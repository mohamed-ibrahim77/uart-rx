==> flow/design.v <==
module UART_RX_Parity_check (
	input   wire   CLK,
    input   wire   RST,
    input   wire   PAR_TYP,
    input   wire   par_chk_en,   
    input   wire   sampled_bit,
    input   wire   [7:0] P_DATA,
    output  reg   par_err
);
	reg 		recieved_par;   
	reg 		calculated_par;
	reg  [7:0]  recieved_data;  
always @(posedge CLK or negedge RST) begin 
	if(~RST) begin
		par_err <= 0;
		recieved_par <= 0;  
		calculated_par <= 0;
		recieved_data <= 8'b0; 	
	end 
	else if (par_chk_en) begin
		recieved_data <= P_DATA;
		recieved_par <= sampled_bit;
		if (PAR_TYP) begin  
			calculated_par <= ~^ recieved_data;
			if (calculated_par == recieved_par) begin
				par_err <= 0;
			end
			else begin
				par_err <= 1;				
			end
		end
		else begin  
			calculated_par <=  ^ recieved_data;
			if (calculated_par == recieved_par) begin
				par_err <= 0;
			end
			else begin
				par_err <= 1;				
			end
		end
	end
end
endmodule : UART_RX_Parity_check
=== From RTL to reports: UART_RX_Parity_check ===
What the tools print for UART_RX_Parity_check, step after step.
Lines are those of the file above, counted from 1.
A cell with n/a has no value.

* Design top: UART_RX_Parity_check
* Clock port: CLK
* Standard-cell library: sky130hd
* Library corner: tt_025C_1v80

=== Elaborated design ===
Yosys after proc, flatten, opt, wreduce and memory -nomap, before mapping. Enables and synchronous resets that opt folds into registers are not counted as muxes. Memory bits, and registers merged into a memory's read port (data or address), are not among the register bits. Print and check cells are not counted. Equal cells are merged and count once.

* Equality and inequality tests: 1
* Mux-type cells: 2
* Reductions and logical operators: 2

{| class="wikitable"
|+ Operators by type and width
! kind !! count
|-
| XNOR reduction 8 bit || 1
|-
| parity 8 bit || 1
|-
| 2-to-1 mux 1 bit || 2
|-
| == test 1 bit || 1
|}

* Output and inout bits: 1
* Input port bits: 13
* Register bits: 11
* Elaborated cells: 9

=== Logic depth ===
Yosys ltp: most cells in a row. Word level: on the elaborated netlist, between registers, memories and ports. Mapped: between sequential cells and ports; inverters and the memories' decode and read muxes count.

* Depth after elaboration: 2
* ABC_AREA: 0
* Mapped depth: 4
* Gate-level depth less buffers: 4

=== Synthesis result ===
Yosys stat after the flow's synthesis: flattened, memories mapped to cells. It holds for the ABC_AREA given above (unset counts as 0); a run with the other value may have another netlist.

* Mapped area: 0.0004967 mm²
* Sequential part of the area: 0.0002753 mm²
* Flip-flops: 11
* Buffers: 1
* Standard cells after synthesis: 32

{| class="wikitable"
|+ Cells by type
! cell type !! count !! area in all (µm²)
|-
| sky130_fd_sc_hd__dfrtp_1 || 11 || 275.264
|-
| sky130_fd_sc_hd__mux2_2 || 9 || 101.347
|-
| sky130_fd_sc_hd__xnor2_1 || 5 || 43.792
|-
| sky130_fd_sc_hd__xnor3_1 || 1 || 22.522
|-
| sky130_fd_sc_hd__xnor2_2 || 1 || 16.266
|-
| sky130_fd_sc_hd__mux2_4 || 1 || 15.014
|-
| sky130_fd_sc_hd__xor2_1 || 1 || 8.758
|-
| sky130_fd_sc_hd__a21oi_1 || 1 || 5.005
|-
| sky130_fd_sc_hd__buf_2 || 1 || 5.005
|-
| sky130_fd_sc_hd__nor2_1 || 1 || 3.754
|}

=== Timing after synthesis ===
OpenSTA on the mapped netlist: ideal clock, no wires. The path of least setup slack (recovery checks aside). Input and output delay are each 20% of the period. Register names are those of the netlist, which keeps one name where synthesis merged equal registers.

* Path kind: register -> register
* Start: reg recieved_data[4]
* End: reg calculated_par
* Data required time: 1.205 ns
* Arrival: 1.284 ns
* Period: 1.33 ns
* Setup slack: -0.079 ns
* Path buffers: 0
* Stages: 5
* Delay of the path: 1.409 ns
* Launch time at the first pin: 0.000 ns
* Library setup time: 0.125 ns
* Synthesis period reached: 1.409 ns

"delay of the path" = arrival - input delay + setup time.
"stages" counts driving pins, that of a launching flip-flop among them; a cell with two outputs on the path counts twice.
"synthesis period reached" is the clock period less the worst setup slack; recovery checks do not enter. This is arithmetic on one report: input and output delays are still those of the set period (20% each).
Between the ends stands the longest chain of elaborated cells between them, by number of cells; it is not shown to be the way that was timed. Of several equally long chains one is given.
A line is the first line of the expression or statement that the cell stems from. Yosys adds cells for indexed reads and writes and turns some case tables into memories.
A register here has more assigning lines than the two given.

* Cell sequence: sky130_fd_sc_hd__dfrtp_1 -> sky130_fd_sc_hd__xnor2_1 -> sky130_fd_sc_hd__xnor3_1 -> sky130_fd_sc_hd__xnor2_1 -> sky130_fd_sc_hd__mux2_4
* Length of the longest elaborated chain: 2
* Elaborated cells on any way between the ends: 3
* RTL lines with such cells: 3
* Those cells by class: mux (1); reduce/logical (2)

{| class="wikitable"
|+ Ends and longest elaborated chain, post-synthesis
! item !! RTL line !! RTL
|-
| start, declared || 12 || <nowiki>reg [7:0] recieved_data;</nowiki>
|-
| start, assigned || 18 || <nowiki>recieved_data <= 8'b0;</nowiki>
|-
| start, assigned || 21 || <nowiki>recieved_data <= P_DATA;</nowiki>
|-
| parity 8 bit || 33 || <nowiki>calculated_par <= ^ recieved_data;</nowiki>
|-
| 2-to-1 mux 1 bit || 23 || <nowiki>if (PAR_TYP) begin</nowiki>
|-
| end, assigned || 24 || <nowiki>calculated_par <= ~^ recieved_data;</nowiki>
|-
| end, assigned || 33 ||
|-
| end, declared || 11 || <nowiki>reg calculated_par;</nowiki>
|}

=== Worst path after layout ===
From the final timing report of run 1: the path of least setup slack in the routed layout; clock arrival at registers is part of the times.

* Path kind: register -> register
* Start: reg recieved_data[6]
* End: reg calculated_par
* Data required time: 1.61 ns
* Arrival: 1.62 ns
* Period: 1.46 ns
* Path buffers: 0
* Launch time at the first pin: 0.26 ns
* Setup slack: -0.02 ns
* Stages: 5
* Library setup time: 0.11 ns

Between the ends stands the longest chain of elaborated cells between them, by number of cells; it is not shown to be the way that was timed. Of several equally long chains one is given.
A register here has more assigning lines than the two given.

* Cell sequence: sky130_fd_sc_hd__dfrtp_1 -> sky130_fd_sc_hd__xnor2_1 -> sky130_fd_sc_hd__xnor3_1 -> sky130_fd_sc_hd__xnor2_1 -> sky130_fd_sc_hd__mux2_4
* Length of the longest elaborated chain: 2
* Elaborated cells on any way between the ends: 3
* RTL lines with such cells: 3
* Those cells by class: mux (1); reduce/logical (2)

{| class="wikitable"
|+ Ends and longest elaborated chain, after layout
! item !! RTL line !! RTL
|-
| start, declared || 12 || <nowiki>reg [7:0] recieved_data;</nowiki>
|-
| start, assigned || 18 || <nowiki>recieved_data <= 8'b0;</nowiki>
|-
| start, assigned || 21 || <nowiki>recieved_data <= P_DATA;</nowiki>
|-
| parity 8 bit || 33 || <nowiki>calculated_par <= ^ recieved_data;</nowiki>
|-
| 2-to-1 mux 1 bit || 23 || <nowiki>if (PAR_TYP) begin</nowiki>
|-
| end, assigned || 24 || <nowiki>calculated_par <= ~^ recieved_data;</nowiki>
|-
| end, assigned || 33 ||
|-
| end, declared || 11 || <nowiki>reg calculated_par;</nowiki>
|}

Lab notebook: UART_RX_Parity_check

Design UART_RX_Parity_check on sky130hd. What follows are 2 stored runs of the flow, each under its own settings; their order means nothing. The constraints put input and output delay at 20% of the set period each and load the outputs with 0.01 pF.
"period reached": clock period set for the run, less the worst setup slack. It is reckoned from that one timing run; input and output delays stay at 20% of the period that was set.
"power": no workload was simulated; the value follows from the tool's default switching activity.

=== Run 1 ===
{| class="wikitable"
! Setting !! Value
|-
| period_ns || 1.46
|-
| CAP_MARGIN || 20
|-
| CORE_MARGIN || 2
|-
| CORE_UTILIZATION || 40
|-
| SLEW_MARGIN || 20
|-
! Result !! Value
|-
| Standard-cell area of the final layout || 0.0006869 mm²
|-
| Area of the synthesized netlist || 0.0004967 mm²
|-
| Power || 0.8374 mW
|-
| Area inside the die boundary || 0.0015398 mm²
|-
| Final setup TNS || -0.019 ns
|-
| Worst setup slack after layout || -0.019 ns
|-
| Period reached || 1.479 ns
|}

=== Run 2 ===
{| class="wikitable"
! Setting !! Value
|-
| period_ns || 1.68
|-
| CORE_UTILIZATION || 25
|-
| SETUP_SLACK_MARGIN || 0.32
|-
| PLACE_DENSITY || 0.54
|-
| CORE_ASPECT_RATIO || 0.75
|-
| CELL_PAD_IN_SITES_GLOBAL_PLACEMENT || 0
|-
| GPL_ROUTABILITY_DRIVEN || 0
|-
| SLEW_MARGIN || 30
|-
| CAP_MARGIN || 20
|-
| CORE_MARGIN || 2
|-
! Result !! Value
|-
| Power || 0.7252 mW
|-
| Final setup TNS || 0.000 ns
|-
| Area inside the die boundary || 0.0023633 mm²
|-
| Standard-cell area of the final layout || 0.0007044 mm²
|-
| Period reached || 1.446 ns
|-
| Worst setup slack after layout || 0.234 ns
|-
| Area of the synthesized netlist || 0.0004967 mm²
|}
