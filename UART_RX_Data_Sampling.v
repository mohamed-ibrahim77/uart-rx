==> flow/design.v <==
module UART_RX_Data_Sampling (
	input   wire   		CLK,
    input   wire   		RST,
    input   wire   		data_samp_en,
    input   wire  [5:0] prescale,
    input 	wire   		S_RX_IN, 
    input   wire  [4:0] edge_cnt,  
    input   wire  [3:0] bit_cnt,    
    output  wire        sampled_bit,
    output  reg         sample_out_flag
);
    reg       over_sampled_bit_1;
    reg       over_sampled_bit_2;
    reg       over_sampled_bit_3;
    reg       majority_sampled_bit;  
always @(posedge CLK or negedge RST) begin 
    if(~RST) begin
        majority_sampled_bit <= 0;
        sample_out_flag <= 0;
    end 
    else if (data_samp_en) begin
        if (edge_cnt == (prescale/2)-1) begin
            over_sampled_bit_1 <= S_RX_IN;
        end
        if (edge_cnt == (prescale/2)) begin
            over_sampled_bit_2 <= S_RX_IN;
        end
        if (edge_cnt == (prescale/2)+1) begin
            over_sampled_bit_3 <= S_RX_IN;
        end
        if (edge_cnt == prescale-2) begin  
            if (bit_cnt == 1) sample_out_flag <= 1;
            case ({over_sampled_bit_1, over_sampled_bit_2, over_sampled_bit_3})
                3'b000 : majority_sampled_bit <= 0;
                3'b001 : majority_sampled_bit <= 0;   
                3'b010 : majority_sampled_bit <= 0;
                3'b011 : majority_sampled_bit <= 1;
                3'b100 : majority_sampled_bit <= 0;
                3'b101 : majority_sampled_bit <= 1;
                3'b110 : majority_sampled_bit <= 1;
                3'b111 : majority_sampled_bit <= 1;
            endcase
        end
    end
end
assign sampled_bit = majority_sampled_bit;
endmodule : UART_RX_Data_Sampling
-- Reports on UART_RX_Data_Sampling
Tool output for the design above, in the order of the flow.
Lines are those of the file above, counted from 1.
The mark - stands for no value.
- top module: UART_RX_Data_Sampling
- clock port: CLK
- cell library: sky130hd
- library corner: tt_025C_1v80

-- After elaboration
Yosys after proc, flatten, opt, wreduce and memory -nomap, before mapping. Enables and synchronous resets that opt folds into registers are not counted as muxes. Memory bits, and registers merged into a memory's read port (data or address), are not among the register bits. Print and check cells are not counted. Equal cells are merged and count once.
Memory sizes are those after Yosys's memory passes, which may raise the word count (mostly to a power of two), join words into wider ones and drop unused or constant bits.
- clocked read ports x word width: 1
- flip-flop bits (word level) at 4
- bits of input ports at 19
- memories at 1
- word-level cells: 19
- memory bits (read-only) at 8
- memories (memory ; depth ; bits a word ; rd ports ; write ports ; line ; source):
    (no name shown) ; 8 ; 1 ; 1 ; 0 ; 33 ; case ({over_sampled_bit_1, over_sampled_bit_2, over_sampled_bit_3})
- $add $sub $neg: 3
- equal/unequal tests: 5
- noted reductions and logical operators: 6
- operators with widths (cell ; count):
    equality test 5 x 32 -> 1 bit ; 2
    AND reduction 3 bit ; 4
    subtractor 6 x 2 -> 7 bit with constant B ; 1
    adder 5 x 1 -> 6 bit with constant B ; 1
    subtractor 5 x 1 -> 6 bit with constant B ; 1
    equality test 5 x 6 -> 1 bit ; 1
    equality test 5 bit ; 1
    equality test 4 x 1 -> 1 bit with constant B ; 1
    AND reduction 2 bit ; 1
    zero test 1 bit ; 1

-- Logic depth
Longest topological path by Yosys (ltp), each cell counted once; first at word level (registers and memories cut), then after technology mapping (sequential cells cut; the memories' decode and read muxes count).
- depth in word-level cells at 3
- ABC_AREA: 0
- depth in mapped cells at 6
- mapped depth without buffers: 6

-- After synthesis
Yosys stat after the flow's synthesis: flattened, memories mapped to cells. It holds for the ABC_AREA given above (unset counts as 0); a run with the other value may have another netlist.
- cells by type (type ; count ; total area (um2)):
    sky130_fd_sc_hd__edfxtp_1 ; 3 ; 90.086
    sky130_fd_sc_hd__xnor2_1 ; 10 ; 87.584
    sky130_fd_sc_hd__dfrtp_1 ; 2 ; 50.048
    sky130_fd_sc_hd__xor2_1 ; 3 ; 26.275
    sky130_fd_sc_hd__ha_1 ; 2 ; 25.024
    sky130_fd_sc_hd__o211ai_1 ; 3 ; 22.522
    sky130_fd_sc_hd__or3b_1 ; 2 ; 17.517
    sky130_fd_sc_hd__inv_1 ; 4 ; 15.014
    sky130_fd_sc_hd__nor3_1 ; 3 ; 15.014
    sky130_fd_sc_hd__o21ai_0 ; 3 ; 15.014
    sky130_fd_sc_hd__nand2b_1 ; 2 ; 12.512
    sky130_fd_sc_hd__nand4_1 ; 2 ; 12.512
    sky130_fd_sc_hd__nor4_2 ; 1 ; 12.512
    sky130_fd_sc_hd__buf_6 ; 1 ; 11.261
    sky130_fd_sc_hd__mux2_1 ; 1 ; 11.261
    sky130_fd_sc_hd__nand2_1 ; 3 ; 11.261
    sky130_fd_sc_hd__maj3_1 ; 1 ; 10.01
    sky130_fd_sc_hd__a22o_1 ; 1 ; 8.758
Not listed: further types 15, cells in them 15.
- cells in the netlist at 62
- buffers at 2
- sequential area at 140.1 um2
- cell area after synthesis: 556.8 um2
- mapped flip-flops: 5

-- Timing after synthesis
OpenSTA on the mapped netlist: ideal clock, no wires. The path of least setup slack (recovery checks aside). Input and output delay are each 20% of the period. Register names are those of the netlist, which keeps one name where synthesis merged equal registers.
- path type: input to register
- from: input port prescale[1]
- to: register majority_sampled_bit
- noted time at the first pin: 456 ps
- clock period: 2280 ps
- noted path buffers: 0
- delay of the path: 1601 ps
- setup time at 128 ps
- setup slack: 224 ps
- stages on the path at 6
- data arrival time at 1929 ps
- noted data required time: 2152 ps
- noted synthesis period reached: 2056 ps
"delay of the path" is the arrival time less input delay plus setup time.
"stages on the path": output pins that drive a net of the path, with the launching flip-flop's if there is one; two outputs of one cell count as two.
"synthesis period reached" is the clock period less the worst setup slack; recovery checks do not enter. This is arithmetic on one report: input and output delays are still those of the set period (20% each).
Between the ends stands the longest chain of elaborated cells between them, by number of cells; it is not shown to be the way that was timed. Of several equally long chains one is given.
A line is the first line of the expression or statement that the cell stems from. Yosys adds cells for indexed reads and writes and turns some case tables into memories.
A register here has more assigning lines than the two given.
- path through: sky130_fd_sc_hd__inv_1 sky130_fd_sc_hd__ha_1 sky130_fd_sc_hd__or3b_1 sky130_fd_sc_hd__a22o_1 sky130_fd_sc_hd__nor4_2 sky130_fd_sc_hd__mux2_1
- length of the longest elaborated chain: 3
- noted elaborated cells between the ends (all ways): 3
- source lines of those cells at 1
- those cells by class: 1 x add/sub; 1 x eq/ne; 1 x reduce/logical
- RTL lines, path after synthesis (item ; line ; source):
    start, declared ; 5 ; input   wire  [5:0] prescale,
    subtractor 6 x 2 -> 7 bit ; 31 ; if (edge_cnt == prescale-2) begin
    equality test 5 x 32 -> 1 bit ; 31 ;
    AND reduction 2 bit ; - ;
    end, assigned ; 34 ; 3'b000 : majority_sampled_bit <= 0;
    end, assigned ; 35 ; 3'b001 : majority_sampled_bit <= 0;
    end, declared ; 15 ; reg       majority_sampled_bit;

-- Timing after layout
From the final timing report of stored run 1: the path of least setup slack in the routed layout; clock arrival at registers is part of the times.
The report prints the path's times to 10 ps; the period is as set.
- path type: input to register
- from: input port prescale[1]
- to: register majority_sampled_bit
- stages on the path at 7
- data arrival time at 2440 ps
- setup slack: 350 ps
- noted path buffers: 1
- setup time at 120 ps
- noted time at the first pin: 530 ps
- noted data required time: 2790 ps
- clock period: 2670 ps
Between the ends stands the longest chain of elaborated cells between them, by number of cells; it is not shown to be the way that was timed. Of several equally long chains one is given.
A register here has more assigning lines than the two given.
- path through: sky130_fd_sc_hd__clkdlybuf4s50_1 sky130_fd_sc_hd__inv_1 sky130_fd_sc_hd__ha_1 sky130_fd_sc_hd__or3b_1 sky130_fd_sc_hd__a22o_1 sky130_fd_sc_hd__nor4_2 sky130_fd_sc_hd__mux2_1
- length of the longest elaborated chain: 3
- noted elaborated cells between the ends (all ways): 3
- source lines of those cells at 1
- those cells by class: 1 x add/sub; 1 x eq/ne; 1 x reduce/logical
- RTL lines, path after layout (item ; line ; source):
    start, declared ; 5 ; input   wire  [5:0] prescale,
    subtractor 6 x 2 -> 7 bit ; 31 ; if (edge_cnt == prescale-2) begin
    equality test 5 x 32 -> 1 bit ; 31 ;
    AND reduction 2 bit ; - ;
    end, assigned ; 34 ; 3'b000 : majority_sampled_bit <= 0;
    end, assigned ; 35 ; 3'b001 : majority_sampled_bit <= 0;
    end, declared ; 15 ; reg       majority_sampled_bit;

Appendix: measured runs

Record of 2 stored runs of the RTL-to-layout flow on UART_RX_Data_Sampling, platform sky130hd. The runs are unordered. Constraints: input delay and output delay 20% of the set period each, output load 0.01 pF.
"clock period achieved" means the clock period less the worst setup slack. The figure is calculated, with input and output delays left at 20% of the set period.
"time of the worst setup path" = time allowed to the worst setup path (clock period - input delay - output delay, where it has them) - its slack; a late launch clock adds to it, a late capture clock takes from it.
"overall power": no workload was simulated; the value follows from the tool's default switching activity.
"time of the worst setup path" is given in steps of 10 ps.

Stored run 1
Settings were period_ns = 2.67; CAP_MARGIN = 20; CORE_MARGIN = 2; CORE_UTILIZATION = 40; SLEW_MARGIN = 20
- final worst hold slack: 467 ps
- overall power: 286.6 µW
- noted the cell area after synthesis: 556.8 um2
- noted the utilization after layout: 63.4%
- clock period achieved: 2321 ps
- std-cell area (final layout) at 824.5 um2
- noted the summed negative setup slack: 0 ps
- die size: 1706.5 um2
- noted the time of the worst setup path: 1790 ps
- kind of the worst setup path: input to register
- worst slack on setup checks: 349 ps

Stored run 2
Settings were period_ns = 1.31; CORE_UTILIZATION = 53; SETUP_SLACK_MARGIN = 0.27; PLACE_DENSITY = 0.48; CORE_ASPECT_RATIO = 1.49; CORE_MARGIN = 8; CELL_PAD_IN_SITES_DETAIL_PLACEMENT = 2; ABC_AREA = 0; CTS_CLUSTER_SIZE = 88; CTS_CLUSTER_DIAMETER = 314; CAP_MARGIN = 25; SLEW_MARGIN = 20
- not finished: floorplanning ended with error PDN-0185
